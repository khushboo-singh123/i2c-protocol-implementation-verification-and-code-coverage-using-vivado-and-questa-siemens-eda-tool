==> flow/design.v <==
`timescale 1ns / 1ps
module cpr (
    input clk_200khz,     
    input rst,            
    inout sda,            
    output scl,           
    output sda_dir,       
    output reg [15:0] count1 = 16'b0,    
    output [7:0] data_out
    );
    reg [3:0] count = 0;    
    reg clk_reg = 1'b1;     
    always @ (posedge clk_200khz or posedge rst) begin
        if (rst) begin
            count   = 4'b0;
            clk_reg = 1'b1;
        end
        else begin
            if (count == 2) begin
                count <= 4'b0;
                clk_reg <= ~clk_reg;
            end
            else
                count <= count + 1;
        end
    end
     assign scl = clk_reg;
     parameter SLAVE_ADDR = 7'b110_1110;  
    parameter SLAVE_ADDR_PLUS_R = 8'b1101_1101;  
    parameter SLAVE_ADDR_PLUS_W = 8'b1101_1100;  
    parameter SLAVE_INT_REG_ADDR = 8'b0100_0100; 
    reg [7:0] data = 8'b00001000;              
    reg output_bit            = 1'b1;              
    wire input_bit;                                
    localparam [5:0] POWER_UP    = 0,
                     START1      = 1,
                     SEND1_ADDR6 = 2,
                     SEND1_ADDR5 = 3,
                     SEND1_ADDR4 = 4,
                     SEND1_ADDR3 = 5,
                     SEND1_ADDR2 = 6,
                     SEND1_ADDR1 = 7,
                     SEND1_ADDR0 = 8,
                     SEND1_W     = 9,
                     REC1_ACK    = 10,
                     SEND1_DATA7 = 11,  
                     SEND1_DATA6 = 12,
                     SEND1_DATA5 = 13,
                     SEND1_DATA4 = 14,
                     SEND1_DATA3 = 15,
                     SEND1_DATA2 = 16,
                     SEND1_DATA1 = 17,
                     SEND1_DATA0 = 18,
                     REC2_ACK    = 19,
                     START2      = 20,  
                     SEND2_ADDR6 = 21,   
                     SEND2_ADDR5 = 22,
                     SEND2_ADDR4 = 23,
                     SEND2_ADDR3 = 24,
                     SEND2_ADDR2 = 25,
                     SEND2_ADDR1 = 26,
                     SEND2_ADDR0 = 27,
                     SEND2_R     = 28,
                     REC3_ACK    = 29,
                     REC1_DATA7  = 30,
                     REC1_DATA6  = 31,
                     REC1_DATA5  = 32,
                     REC1_DATA4  = 33,
                     REC1_DATA3  = 34,
                     REC1_DATA2  = 35,
                     REC1_DATA1  = 36,
                     REC1_DATA0  = 37,
                     SEND1_NAK   = 38;
    reg [5:0] state = POWER_UP;
    always @(posedge clk_200khz or posedge rst) begin
        if(rst) begin
            state  <= POWER_UP;
            count1 <= 0;
        end
        else begin
            count1 <= count1 + 1;
            case (state)
                POWER_UP: if(count1==0) state <= START1;  
                START1     : begin
                    if(count1==1) output_bit <= 0;       
                    if(count1==2) state <= SEND1_ADDR6;   
                end
                SEND1_ADDR6: begin
                    output_bit <= SLAVE_ADDR[6];
                    if(count1==3) state <= SEND1_ADDR5;   
                end
                SEND1_ADDR5: begin
                    output_bit <= SLAVE_ADDR[5];
                    if(count1==4) state <= SEND1_ADDR4;   
                end
                SEND1_ADDR4: begin
                    output_bit <= SLAVE_ADDR[4];
                    if(count1==7) state <= SEND1_ADDR3;   
                end
                SEND1_ADDR3: begin
                    output_bit <= SLAVE_ADDR[3];
                    if(count1==8) state <= SEND1_ADDR2;   
                end
                SEND1_ADDR2: begin
                    output_bit <= SLAVE_ADDR[2];
                    if(count1==9) state <= SEND1_ADDR1;   
                end
                SEND1_ADDR1: begin
                    output_bit <= SLAVE_ADDR[1];
                    if(count1==10) state <= SEND1_ADDR0;   
                end
                SEND1_ADDR0: begin
                    output_bit <= SLAVE_ADDR[0];
                    if(count1==11) state <= SEND1_W;   
                end
                SEND1_W   : begin
                    output_bit <= 1'b0;  
                    if(count1==16) state <= REC1_ACK;   
                end
                REC1_ACK   : if(count1==17) state <= SEND1_DATA7;  
                SEND1_DATA7: begin
                    output_bit <= SLAVE_INT_REG_ADDR[7];
                    if(count1==19) state <= SEND1_DATA6;   
                end
                SEND1_DATA6: begin
                    output_bit <= SLAVE_INT_REG_ADDR[6];
                    if(count1==20) state <= SEND1_DATA5;   
                end
                SEND1_DATA5: begin
                    output_bit <= SLAVE_INT_REG_ADDR[5];
                    if(count1==24) state <= SEND1_DATA4;   
                end
                SEND1_DATA4: begin
                    output_bit <= SLAVE_INT_REG_ADDR[4];
                    if(count1== 25) state <= SEND1_DATA3;   
                end
                SEND1_DATA3: begin
                    output_bit <= SLAVE_INT_REG_ADDR[3];
                    if(count1==26) state <= SEND1_DATA2;   
                end
                SEND1_DATA2: begin
                    output_bit <= SLAVE_INT_REG_ADDR[2];
                    if(count1==27) state <= SEND1_DATA1;   
                end
                SEND1_DATA1: begin
                    output_bit <= SLAVE_INT_REG_ADDR[1];
                    if(count1==28) state <= SEND1_DATA0;   
                end
                SEND1_DATA0: begin
                    output_bit <= SLAVE_INT_REG_ADDR[0];
                    if(count1==29) state <= REC2_ACK;   
                end
                REC2_ACK   : if(count1==30) state <= START2;  
                START2     : begin
                    if(count1==32) output_bit <= 1;
                    if(count1==34) output_bit <= 0;       
                    if(count1==37) state <= SEND2_ADDR6;   
                end
                SEND2_ADDR6: begin
                    output_bit <= SLAVE_ADDR[6];
                    if(count1==38) state <= SEND2_ADDR5;   
                end
                SEND2_ADDR5: begin
                    output_bit <= SLAVE_ADDR[5];
                    if(count1==39) state <= SEND2_ADDR4;   
                end
                SEND2_ADDR4: begin
                    output_bit <= SLAVE_ADDR[4];
                    if(count1==40) state <= SEND2_ADDR3;   
                end
                SEND2_ADDR3: begin
                    output_bit <= SLAVE_ADDR[3];
                    if(count1==41) state <= SEND2_ADDR2;   
                end
                SEND2_ADDR2: begin
                    output_bit <= SLAVE_ADDR[2];
                    if(count1==42) state <= SEND2_ADDR1;   
                end
                SEND2_ADDR1: begin
                    output_bit <= SLAVE_ADDR[1];
                    if(count1==43) state <= SEND2_ADDR0;   
                end
                SEND2_ADDR0: begin
                    output_bit <= SLAVE_ADDR[0];
                    if(count1==44) state <= SEND2_R;   
                end
                SEND2_R   : begin
                    output_bit <= 1'b1;  
                    if(count1==46) state <= REC3_ACK;   
                end
                REC3_ACK   : if(count1==47) state <= REC1_DATA7;
                REC1_DATA7  : begin
                    data[7] <= 0;               
                    if(count1==49) state <= REC1_DATA6;
                end
                REC1_DATA6  : begin
                    data[6] <= 1;               
                    if(count1==50) state <= REC1_DATA5;
                end
                REC1_DATA5  : begin
                    data[5] <= 1;               
                    if(count1==52) state <= REC1_DATA4;
                end
                REC1_DATA4  : begin
                    data[4] <= 1;               
                    if(count1==53) state <= REC1_DATA3;
                end
                REC1_DATA3  : begin
                    data[3] <= 1;               
                    if(count1==55) state <= REC1_DATA2;
                end
                REC1_DATA2  : begin
                    data[2] <= 1;               
                    if(count1==56) state <= REC1_DATA1;
                end
                REC1_DATA1  : begin
                    data[1] <= 0;               
                    if(count1==58) state <= REC1_DATA0;
                end
                REC1_DATA0  : begin
                    output_bit <= 1;  
                    data[0] <= 0;               
                    if(count1==60) state <= SEND1_NAK;
                end
                SEND1_NAK  : begin
                    if(count1==61) begin      
                        count1 <= 2;
                        state <= START1;
                    end
                end
            endcase
        end
    end
     assign sda_dir = (state==POWER_UP || state==START1 || 
             state==SEND1_ADDR6 || state==SEND1_ADDR5 || state==SEND1_ADDR4 || state==SEND1_ADDR3 || state==SEND1_ADDR2 || state==SEND1_ADDR1 || state==SEND1_ADDR0 ||
             state==SEND1_W || state==REC1_ACK ||
             state==SEND1_DATA7 || state==SEND1_DATA6 || state==SEND1_DATA5 || state==SEND1_DATA4 || state==SEND1_DATA3 || state==SEND1_DATA2 || state==SEND1_DATA1 || state==SEND1_DATA0 ||  
             state==REC2_ACK || state==START2 ||
             state==SEND2_ADDR6 || state==SEND2_ADDR5 || state==SEND2_ADDR4 || state==SEND2_ADDR3 || state==SEND2_ADDR2 || state==SEND2_ADDR1 || state==SEND2_ADDR0 || 
             state==SEND2_R ||state==REC3_ACK || state==SEND1_NAK
              )  ?  1 : 0;
    assign sda = sda_dir ? output_bit : 1'bz;
    assign input_bit = sda; 
    assign data_out = data;
    endmodule
# Tool chain data of cpr
# The steps from the RTL of cpr to its reports follow in flow order.
# Lines are those of the file above, counted from 1.
# Not given: --
dict set report design {
  design {cpr}
  clk_port {clk_200khz}
  lib {sky130hd}
  lib_corner {tt_025C_1v80}
}

# Elaborated design
# Source: Yosys, flattened and elaborated, memories not mapped. Widths are those after wreduce. Registers that Yosys merges into a memory's read port (data or address) are not register bits. Print and check cells do not count. Equal cells are merged and count once.
dict set report word_totals {
  regBits 32
  input_bits 2
  out_inout_bits 27
  elab_cells 225
}
dict set report classes {
  n_addsub 2
  n_eq 121
  mux 49
  logic 2
  n_reduce_logical 42
}
# cell n
set ops {}
lappend ops {{equality test 16 x 6 -> 1 bit (second input constant)} 21}
lappend ops {{case mux 6 bit (select 39 bit)} 1}
lappend ops {{two-way mux 6 bit} 39}
lappend ops {{equality test 16 x 5 -> 1 bit (second input constant)} 11}
lappend ops {{equality test 6 x 5 -> 1 bit (second input constant)} 16}
lappend ops {{!= test 2 bit (second input constant)} 40}
lappend ops {{equality test 16 x 4 -> 1 bit (second input constant)} 4}
lappend ops {{equality test 6 x 4 -> 1 bit (second input constant)} 8}
lappend ops {{equality test 6 bit (second input constant)} 7}
lappend ops {{AND reduction 40 bit} 1}
lappend ops {{nonzero test 39 bit} 1}
lappend ops {{equality test 16 x 2 -> 1 bit (second input constant)} 2}
lappend ops {{equality test 16 x 3 -> 1 bit (second input constant)} 2}
lappend ops {{two-way mux 16 bit} 2}
lappend ops {{logical OR 1 bit} 30}
lappend ops {{equality test 6 x 3 -> 1 bit (second input constant)} 4}
lappend ops {{adder 16 x 1 -> 16 bit (second input constant)} 1}
lappend ops {{equality test 16 x 1 -> 1 bit (second input constant)} 1}
lappend ops {{zero test 16 bit} 1}
lappend ops {{OR reduction 14 bit} 1}
lappend ops {{equality test 6 x 2 -> 1 bit (second input constant)} 2}
lappend ops {{OR reduction 11 bit} 1}
lappend ops {{AND reduction 2 bit} 4}
lappend ops {{equality test 6 x 1 -> 1 bit (second input constant)} 1}
lappend ops {{zero test 6 bit} 1}
lappend ops {{two-way mux 1 bit} 5}
lappend ops {{adder 4 x 1 -> 4 bit (second input constant)} 1}
lappend ops {{equality test 4 x 2 -> 1 bit (second input constant)} 1}
# Other operator kinds: 6; their cells: 7.

# Depth
# Depth = most cells in a row (Yosys ltp): at word level without a register or memory, in the mapped netlist without a sequential cell, where the memories' decode and read muxes count.
dict set report logic_depth {
  ltp_word 33
  abc_area 0
  ltp_mapped 10
  depth_no_buf 9
}

# After synthesis
# Yosys stat after the flow's synthesis: flattened, memories mapped to cells. It holds for the ABC_AREA given above (unset counts as 0); a run with the other value may have another netlist.
# type n type_area_um2
set by_type {}
lappend by_type {sky130_fd_sc_hd__dfrtp_1 26 650.624}
lappend by_type {sky130_fd_sc_hd__edfxtp_1 5 150.144}
lappend by_type {sky130_fd_sc_hd__nor2_1 36 135.13}
lappend by_type {sky130_fd_sc_hd__xnor2_1 13 113.859}
lappend by_type {sky130_fd_sc_hd__a21oi_1 18 90.086}
lappend by_type {sky130_fd_sc_hd__clkbuf_1 23 86.333}
lappend by_type {sky130_fd_sc_hd__nand2_1 21 78.826}
lappend by_type {sky130_fd_sc_hd__nand3_1 15 75.072}
lappend by_type {sky130_fd_sc_hd__nand2b_1 11 68.816}
lappend by_type {sky130_fd_sc_hd__xor2_1 6 52.55}
lappend by_type {sky130_fd_sc_hd__ha_1 4 50.048}
lappend by_type {sky130_fd_sc_hd__o21ai_0 9 45.043}
lappend by_type {sky130_fd_sc_hd__nand4_1 7 43.792}
lappend by_type {sky130_fd_sc_hd__nor4_1 7 43.792}
lappend by_type {sky130_fd_sc_hd__mux2i_1 4 40.038}
lappend by_type {sky130_fd_sc_hd__nor3_1 8 40.038}
lappend by_type {sky130_fd_sc_hd__a211oi_1 5 37.536}
lappend by_type {sky130_fd_sc_hd__inv_1 10 37.536}
# Other cell types: 48; their cells: 98.
dict set report mapped {
  cells 326
  yosys_area_um2 2681.3
  seq_area_um2 827.0
  flip_flops 32
  buf_cells 31
}

# Worst setup path after synthesis
# Path of least setup slack by OpenSTA after synthesis, without wires, with an ideal clock, recovery checks aside; 20% of the period is set as input and as output delay. Where synthesis merged equal registers, the netlist keeps one of their names.
dict set report synth_timing {
  kind {register to register}
  from {register count1[6]}
  to {register state[1]}
  tclk_ps 2660
  setup_ps 130
  t_first_pin_ps 0
  arrival_ps 2556
  required_ps 2530
  slack_ps -26
  delay_ps 2686
  stages 9
  path_buffers 1
  synth_period_reached_ps 2686
}
# "delay_ps" = arrival - input delay + setup time.
# "stages": output pins that drive a net of the path, with the launching flip-flop's if there is one; two outputs of one cell count as two.
# "synth_period_reached_ps" = period - worst setup slack (recovery checks aside). The figure is calculated, with input and output delays left at 20% of the set period.
# The rows between start and end are the longest chain of elaborated cells between them; the timing report does not say that the signal goes this way. Where chains are equally long, one stands for them.
# A line is the first line of the expression or statement that the cell stems from. Yosys adds cells for indexed reads and writes and turns some case tables into memories.
# At most two assigning lines are given for a register; there are more.
dict set report synth_via {
  cell_sequence {sky130_fd_sc_hd__dfrtp_1 > sky130_fd_sc_hd__or4_4 > sky130_fd_sc_hd__buf_6 > sky130_fd_sc_hd__nor4_4 > sky130_fd_sc_hd__a31oi_1 > sky130_fd_sc_hd__or4_4 > sky130_fd_sc_hd__nor3_4 > sky130_fd_sc_hd__nand3_4 > sky130_fd_sc_hd__a2bb2oi_1}
  elab_chain_len 3
  cells_between 119
  lines_between 40
  cone_classes {eq/ne: 77; mux: 40; reduce/logical: 2}
}
# item line
set synth_rtl {}
lappend synth_rtl {{start, declared} 8} ;# output reg [15:0] count1 = 16'b0,
lappend synth_rtl {{start, assigned} 78} ;# count1 <= 0;
lappend synth_rtl {{start, assigned} 81} ;# count1 <= count1 + 1;
lappend synth_rtl {{equality test 16 x 6 -> 1 bit} 226} ;# if(count1==61) begin
lappend synth_rtl {{two-way mux 6 bit} 226}
lappend synth_rtl {{case mux 6 bit (select 39 bit)} 82} ;# case (state)
lappend synth_rtl {{end, assigned} 83} ;# POWER_UP: if(count1==0) state <= START1;
lappend synth_rtl {{end, assigned} 86} ;# if(count1==2) state <= SEND1_ADDR6;
lappend synth_rtl {{end, declared} 74} ;# reg [5:0] state = POWER_UP;

# Worst path after layout
# From the final timing report of run A: the path of least setup slack in the routed layout; clock arrival at registers is part of the times.
# The path's times are printed in steps of 10 ps; the period is the one set.
dict set report layout_timing {
  kind {register to register}
  from {register count1[8]}
  to {register state[1]}
  tclk_ps 1940
  setup_ps 110
  t_first_pin_ps 280
  arrival_ps 2860
  required_ps 2120
  slack_ps -740
  stages 11
  path_buffers 3
}
# The rows between start and end are the longest chain of elaborated cells between them; the timing report does not say that the signal goes this way. Where chains are equally long, one stands for them.
# At most two assigning lines are given for a register; there are more.
dict set report layout_via {
  cell_sequence {sky130_fd_sc_hd__dfrtp_1 > sky130_fd_sc_hd__or4_4 > sky130_fd_sc_hd__buf_6 > sky130_fd_sc_hd__buf_4 > sky130_fd_sc_hd__nor4_1 > sky130_fd_sc_hd__buf_4 > sky130_fd_sc_hd__a211oi_1 > sky130_fd_sc_hd__a211oi_1 > sky130_fd_sc_hd__and3b_2 > sky130_fd_sc_hd__nand3_4 > sky130_fd_sc_hd__a2bb2oi_1}
  elab_chain_len 3
  cells_between 119
  lines_between 40
  cone_classes {eq/ne: 77; mux: 40; reduce/logical: 2}
}
# item line
set layout_rtl {}
lappend layout_rtl {{start, declared} 8} ;# output reg [15:0] count1 = 16'b0,
lappend layout_rtl {{start, assigned} 78} ;# count1 <= 0;
lappend layout_rtl {{start, assigned} 81} ;# count1 <= count1 + 1;
lappend layout_rtl {{equality test 16 x 6 -> 1 bit} 226} ;# if(count1==61) begin
lappend layout_rtl {{two-way mux 6 bit} 226}
lappend layout_rtl {{case mux 6 bit (select 39 bit)} 82} ;# case (state)
lappend layout_rtl {{end, assigned} 83} ;# POWER_UP: if(count1==0) state <= START1;
lappend layout_rtl {{end, assigned} 86} ;# if(count1==2) state <= SEND1_ADDR6;
lappend layout_rtl {{end, declared} 74} ;# reg [5:0] state = POWER_UP;

; Settings and measured results of 2 stored flow runs for module cpr (sky130hd), not sorted in any way. The constraints put input and output delay at 20% of the set period each and load the outputs with 0.01 pF.
; "clock_period_reached_ps" = clock period - worst setup slack. The figure is calculated, with input and output delays left at 20% of the set period.
; "timing.worst_path_ps" means the part of the period allowed to the worst setup path (the constraints hold back 20% at inputs and 20% at outputs) less its slack; where the path has registers, the arrival times of their clocks count too.
; By "power_uw" is meant OpenSTA's value without simulated activity: inputs other than the clock are taken to toggle once in ten clock periods, and the tool carries that through the logic.
; "timing.worst_path_ps" is given in steps of 10 ps.

[run A: settings]
period_ns = 1.94
CORE_UTILIZATION = 34
SETUP_SLACK_MARGIN = 0.3
PLACE_DENSITY_LB_ADDON = 0.18
CORE_MARGIN = 2
CTS_CLUSTER_SIZE = 54
CTS_CLUSTER_DIAMETER = 298
CAP_MARGIN = 20
SLEW_MARGIN = 20
[run A: results]
utilization_frac = 0.524
total_die_area_um2 = 8612.8
worst_setup_slack_ps = -744
yosys_chip_area_um2 = 2681.3
timing.worst_path_ps = 2680
critical_path_kind = register to register
power_uw = 1223
timing.setup.tns_ps = -5358
clock_period_reached_ps = 2684
fin_hold_ws_ps = 479
final_cell_area_um2 = 4031.4

[run B: settings]
period_ns = 2.25
CORE_UTILIZATION = 33
PLACE_DENSITY_LB_ADDON = 0.0
CELL_PAD_IN_SITES_DETAIL_PLACEMENT = 2
TNS_END_PERCENT = 100
GPL_TIMING_DRIVEN = 1
SLEW_MARGIN = 10
MAX_ROUTING_LAYER = met4
CAP_MARGIN = 20
CORE_MARGIN = 2
[run B: results]
utilization_frac = 0.508
total_die_area_um2 = 8862.3
worst_setup_slack_ps = -603
yosys_chip_area_um2 = 2681.3
timing.worst_path_ps = 2850
critical_path_kind = register to register
power_uw = 1136
timing.setup.tns_ps = -3831
clock_period_reached_ps = 2853
fin_hold_ws_ps = 505
final_cell_area_um2 = 3965.1
